==> flow/design.v <==
`timescale 1ns/1ns
module MUX #(parameter BIT_SIZE) (input select,input [BIT_SIZE-1:0] in1, in2,output [BIT_SIZE-1:0] out);
	assign out=(~select)?in1:in2;
endmodule
module comparator(input [15:0] A, B,output gt);
	assign gt = (A>B) ? 1 : 0;
endmodule
module register_8bit_P1(input clk,rst,inzP1,incP1,output reg [7:0]PO1,output reg CO1);
	always @(posedge clk,posedge rst) begin
		if(rst) PO1 <= 8'd0;
		else begin
			if(inzP1)
				PO1<=8'd0;	
			if(incP1)begin
				PO1<=PO1+1;
			end
		end
	end
	assign CO1 = &(PO1);
endmodule
module register_8bit_P2(input clk,rst,inzP2,incP2,LdP2,input [7:0] PI1,output reg [7:0]PO2,output reg CO2);
	always @(posedge clk,posedge rst) begin
		if(rst) PO2 <= 8'd1;
		else begin
			if(inzP2)
				PO2<=8'b1;	
			if(incP2)begin
				PO2<=PO2+1;
			end
			if(LdP2) begin
				PO2 <= PI1 + 1;
			end
		end
	end
	assign CO2 = ~(|(PO2));
endmodule
module register_16bit(input clk,rst,ld,input [15:0]PI,output reg [15:0] PO);
	always @(posedge clk, posedge rst) begin
		if (rst)
			PO<=16'd0;
		else begin
		if(ld)
			PO<=PI+1;
		end
	end
endmodule
Reports on register_8bit_P2
The steps from the RTL of register_8bit_P2 to its reports follow in flow order. Line numbers count from 1 in the design file above. Operators: Yosys type, input widths -> output width; for muxes data width and select width s. Library cell names are shortened. A cell with - has no value.

Top: register_8bit_P2. Clock: clk. Cell library: sky130hd. Library corner: tt_025C_1v80.

Word-level counts
Yosys after proc, flatten, opt, wreduce and memory -nomap, before mapping. Memory bits, and registers merged into a memory's read port (data or address), are not among the register bits. Print and check cells are not counted. Equal cells are merged and count once.

For register bits after elaboration the number is 8. The entry for elaborated cells reads 9. The figure for input bits is 13.

$add $sub $neg: 2. For mux-type cells the number is 3. Under reductions and logical operators stands 2. Bitwise gates (word level): 1.

Operator list (count): $mux 8 (3); $add 8x1->8 const B (2); $reduce_or 8->1 (1); $reduce_bool 3->1 (1); $not 1->1 (1).

Longest topological paths
Depth = most cells in a row (Yosys ltp): at word level without a register or memory, in the mapped netlist without a sequential cell, where the memories' decode and read muxes count.

Under depth in word-level cells stands 3. ABC_AREA: 1. The entry for mapped depth reads 7. The entry for mapped depth without buffers reads 7.

Netlist
The flow's flattened synthesis, as Yosys stat reports it; memories are mapped. The netlist is that of the ABC_AREA named above (0 if unset); the other value can give another one.

For flip-flop cells the number is 8. The figure for buffer cells is 0. Sequential part of the area: 0.0002014 mm^2. For cells in the netlist the number is 105. For chip area (Yosys) the number is 0.0006744 mm^2.

Cells by type (count): dfrtp_1 (7); nand2_1 (33); nand3_1 (18); inv_1 (13); ha_1 (3); nor2_1 (8); o21ai_0 (6); dfstp_2 (1); nor3_4 (1); a21oi_1 (3); nor2_2 (2); nand2_4 (1); a22oi_1 (1); o211ai_1 (1); o21bai_1 (1); inv_4 (1); nand2_2 (1); nand4_1 (1).

Not listed: further types 3, cells in them 3.

Timing after synthesis
Path of least setup slack by OpenSTA after synthesis, without wires, with an ideal clock, recovery checks aside; 20% of the period is set as input and as output delay. Where synthesis merged equal registers, the netlist keeps one of their names.

Path kind: flip-flop to output port. Start: reg PO2[1]. End: out CO2. The entry for stages on the path reads 5. For setup slack the number is 1.489 ns. The figure for time at the first pin is 0.000 ns. For buffers on the path the number is 0. Under period stands 3.2 ns. Under arrival time stands 1.071 ns. The entry for delay of the path reads 1.071 ns. The figure for synthesis period reached is 1.711 ns.

"delay of the path" is the arrival time less input delay plus setup time. A path that ends at an output port has no setup time. "stages on the path" counts driving pins, that of a launching flip-flop among them; a cell with two outputs on the path counts twice. "synthesis period reached" is the clock period less the worst setup slack; recovery checks do not enter. This is arithmetic on one report: input and output delays are still those of the set period (20% each). The rows between start and end are the longest chain of elaborated cells between them; the timing report does not say that the signal goes this way. Where chains are equally long, one stands for them. A line is the first line of the expression or statement that the cell stems from. Yosys adds cells for indexed reads and writes and turns some case tables into memories. A register here has more assigning lines than the two given.

Cell sequence: dfrtp_1 inv_1 ha_1 inv_1 nor4_1. The entry for cells in the longest elaborated chain reads 2.

RTL lines, path post-synthesis: start: declaration (line 21) `module register_8bit_P2(input clk,rst,inzP2,incP2,LdP2,input [7:0] PI1,output reg [7:0]PO2,output reg CO2);`; start: assignment (line 28) `PO2<=PO2+1;`; start: assignment (line 31) `PO2 <= PI1 + 1;`; $reduce_or 8->1 (line 35) `assign CO2 = ~(|(PO2));`; $not 1->1 (line 35); end: declaration (line 21).

Timing after layout
From the final timing report of entry A: the path of least setup slack in the routed layout; clock arrival at registers is part of the times.

Path kind: flip-flop to output port. Start: reg PO2[0]. End: out CO2. Under period stands 2.53 ns. For setup slack the number is 0.31 ns. The entry for stages on the path reads 6. The figure for time at the first pin is 0.22 ns. For buffers on the path the number is 1. Under arrival time stands 1.71 ns.

The rows between start and end are the longest chain of elaborated cells between them; the timing report does not say that the signal goes this way. Where chains are equally long, one stands for them. A register here has more assigning lines than the two given.

Cell sequence: dfstp_2 inv_1 ha_1 inv_1 nor4_1 clkdlybuf4s50_1. The entry for cells in the longest elaborated chain reads 2.

RTL lines, path post-layout: start: declaration (line 21) `module register_8bit_P2(input clk,rst,inzP2,incP2,LdP2,input [7:0] PI1,output reg [7:0]PO2,output reg CO2);`; start: assignment (line 28) `PO2<=PO2+1;`; start: assignment (line 31) `PO2 <= PI1 + 1;`; $reduce_or 8->1 (line 35) `assign CO2 = ~(|(PO2));`; $not 1->1 (line 35); end: declaration (line 21).

Subject: flow runs of register_8bit_P2

Hi,

2 stored runs of register_8bit_P2 in the flow (synthesis by Yosys, layout by OpenROAD, sky130hd cells), in arbitrary order. Constraints: input delay and output delay 20% of the set period each, output load 0.01 pF. "achieved period" is the run's clock period less its worst setup slack. It is reckoned from that one timing run; input and output delays stay at 20% of the period that was set. "critical setup path time" means the part of the period allowed to the worst setup path (the constraints hold back 20% at inputs and 20% at outputs) less its slack; where the path has registers, the arrival times of their clocks count too. "total power after layout": no workload was simulated; the value follows from the tool's default switching activity.

Files of entry A:
==> flow/run.sh <==
#!/bin/bash
# the make line also repeats the synthesis and layout settings of config.mk as NAME=value (left out here)
make -C /OpenROAD-flow-scripts/flow DESIGN_CONFIG=/design/flow/config.mk WORK_HOME=/design/flow/orfs CLKGATE_MAP_FILE= finish
==> flow/config.mk <==
export PLATFORM = sky130hd
export DESIGN_NAME = register_8bit_P2
export DESIGN_NICKNAME = register_8bit_P2
export VERILOG_FILES = /design/flow/design.v
export SDC_FILE = /design/flow/constraint.sdc
export NUM_CORES = 4
export LEC_CHECK = 0
export ABC_AREA = 1
export CAP_MARGIN = 0
export CELL_PAD_IN_SITES_GLOBAL_PLACEMENT = 3
export CORE_MARGIN = 2
export CORE_UTILIZATION = 18
export CTS_CLUSTER_DIAMETER = 162
export GPL_TIMING_DRIVEN = 0
export HOLD_SLACK_MARGIN = 0.22
export MIN_ROUTING_LAYER = met1
export PLACE_DENSITY = 0.76
export SLEW_MARGIN = 20
==> flow/constraint.sdc <==
create_clock -name core_clock -period 2.53 [get_ports {clk}]
set_input_delay 0.5060 -clock core_clock [delete_from_list [all_inputs] [get_ports {clk}]]
set_output_delay 0.5060 -clock core_clock [all_outputs]
set_load 0.01 [all_outputs]

Results of entry A. For the summed negative setup slack the run shows 0.000 ns. For the critical setup path time the run shows 1.71 ns. Critical path type: flip-flop to output port. The synthesis area is 0.0006744 mm^2. The total power after layout is 0.4592 mW. The die outline area comes to 0.0042523 mm^2. The lowest setup slack stands at 0.312 ns. The measured utilization is 0.272. The achieved period stands at 2.218 ns. The standard-cell area after routing comes to 0.0009897 mm^2.

Files of entry B:
==> flow/run.sh <==
#!/bin/bash
# the make line also repeats the synthesis and layout settings of config.mk as NAME=value (left out here)
make -C /OpenROAD-flow-scripts/flow DESIGN_CONFIG=/design/flow/config.mk WORK_HOME=/design/flow/orfs CLKGATE_MAP_FILE= finish
==> flow/config.mk <==
export PLATFORM = sky130hd
export DESIGN_NAME = register_8bit_P2
export DESIGN_NICKNAME = register_8bit_P2
export VERILOG_FILES = /design/flow/design.v
export SDC_FILE = /design/flow/constraint.sdc
export NUM_CORES = 4
export LEC_CHECK = 0
export ABC_AREA = 1
export CAP_MARGIN = 20
export CORE_MARGIN = 2
export CORE_UTILIZATION = 56
export CTS_CLUSTER_DIAMETER = 38
export CTS_CLUSTER_SIZE = 17
export GPL_TIMING_DRIVEN = 1
export PLACE_DENSITY_LB_ADDON = 0.21
export SETUP_SLACK_MARGIN = 0.59
export SLEW_MARGIN = 20
==> flow/constraint.sdc <==
create_clock -name core_clock -period 2.52 [get_ports {clk}]
set_input_delay 0.5040 -clock core_clock [delete_from_list [all_inputs] [get_ports {clk}]]
set_output_delay 0.5040 -clock core_clock [all_outputs]
set_load 0.01 [all_outputs]

Results of entry B. For the critical setup path time the run shows 1.40 ns. Critical path type: flip-flop to output port. The synthesis area is 0.0006744 mm^2. The lowest setup slack stands at 0.617 ns. The die outline area comes to 0.0014977 mm^2. The total power after layout is 0.4262 mW. The achieved period stands at 1.903 ns. The measured utilization is 0.852. The standard-cell area after routing comes to 0.0009472 mm^2. For the summed negative setup slack the run shows 0.000 ns.

Regards
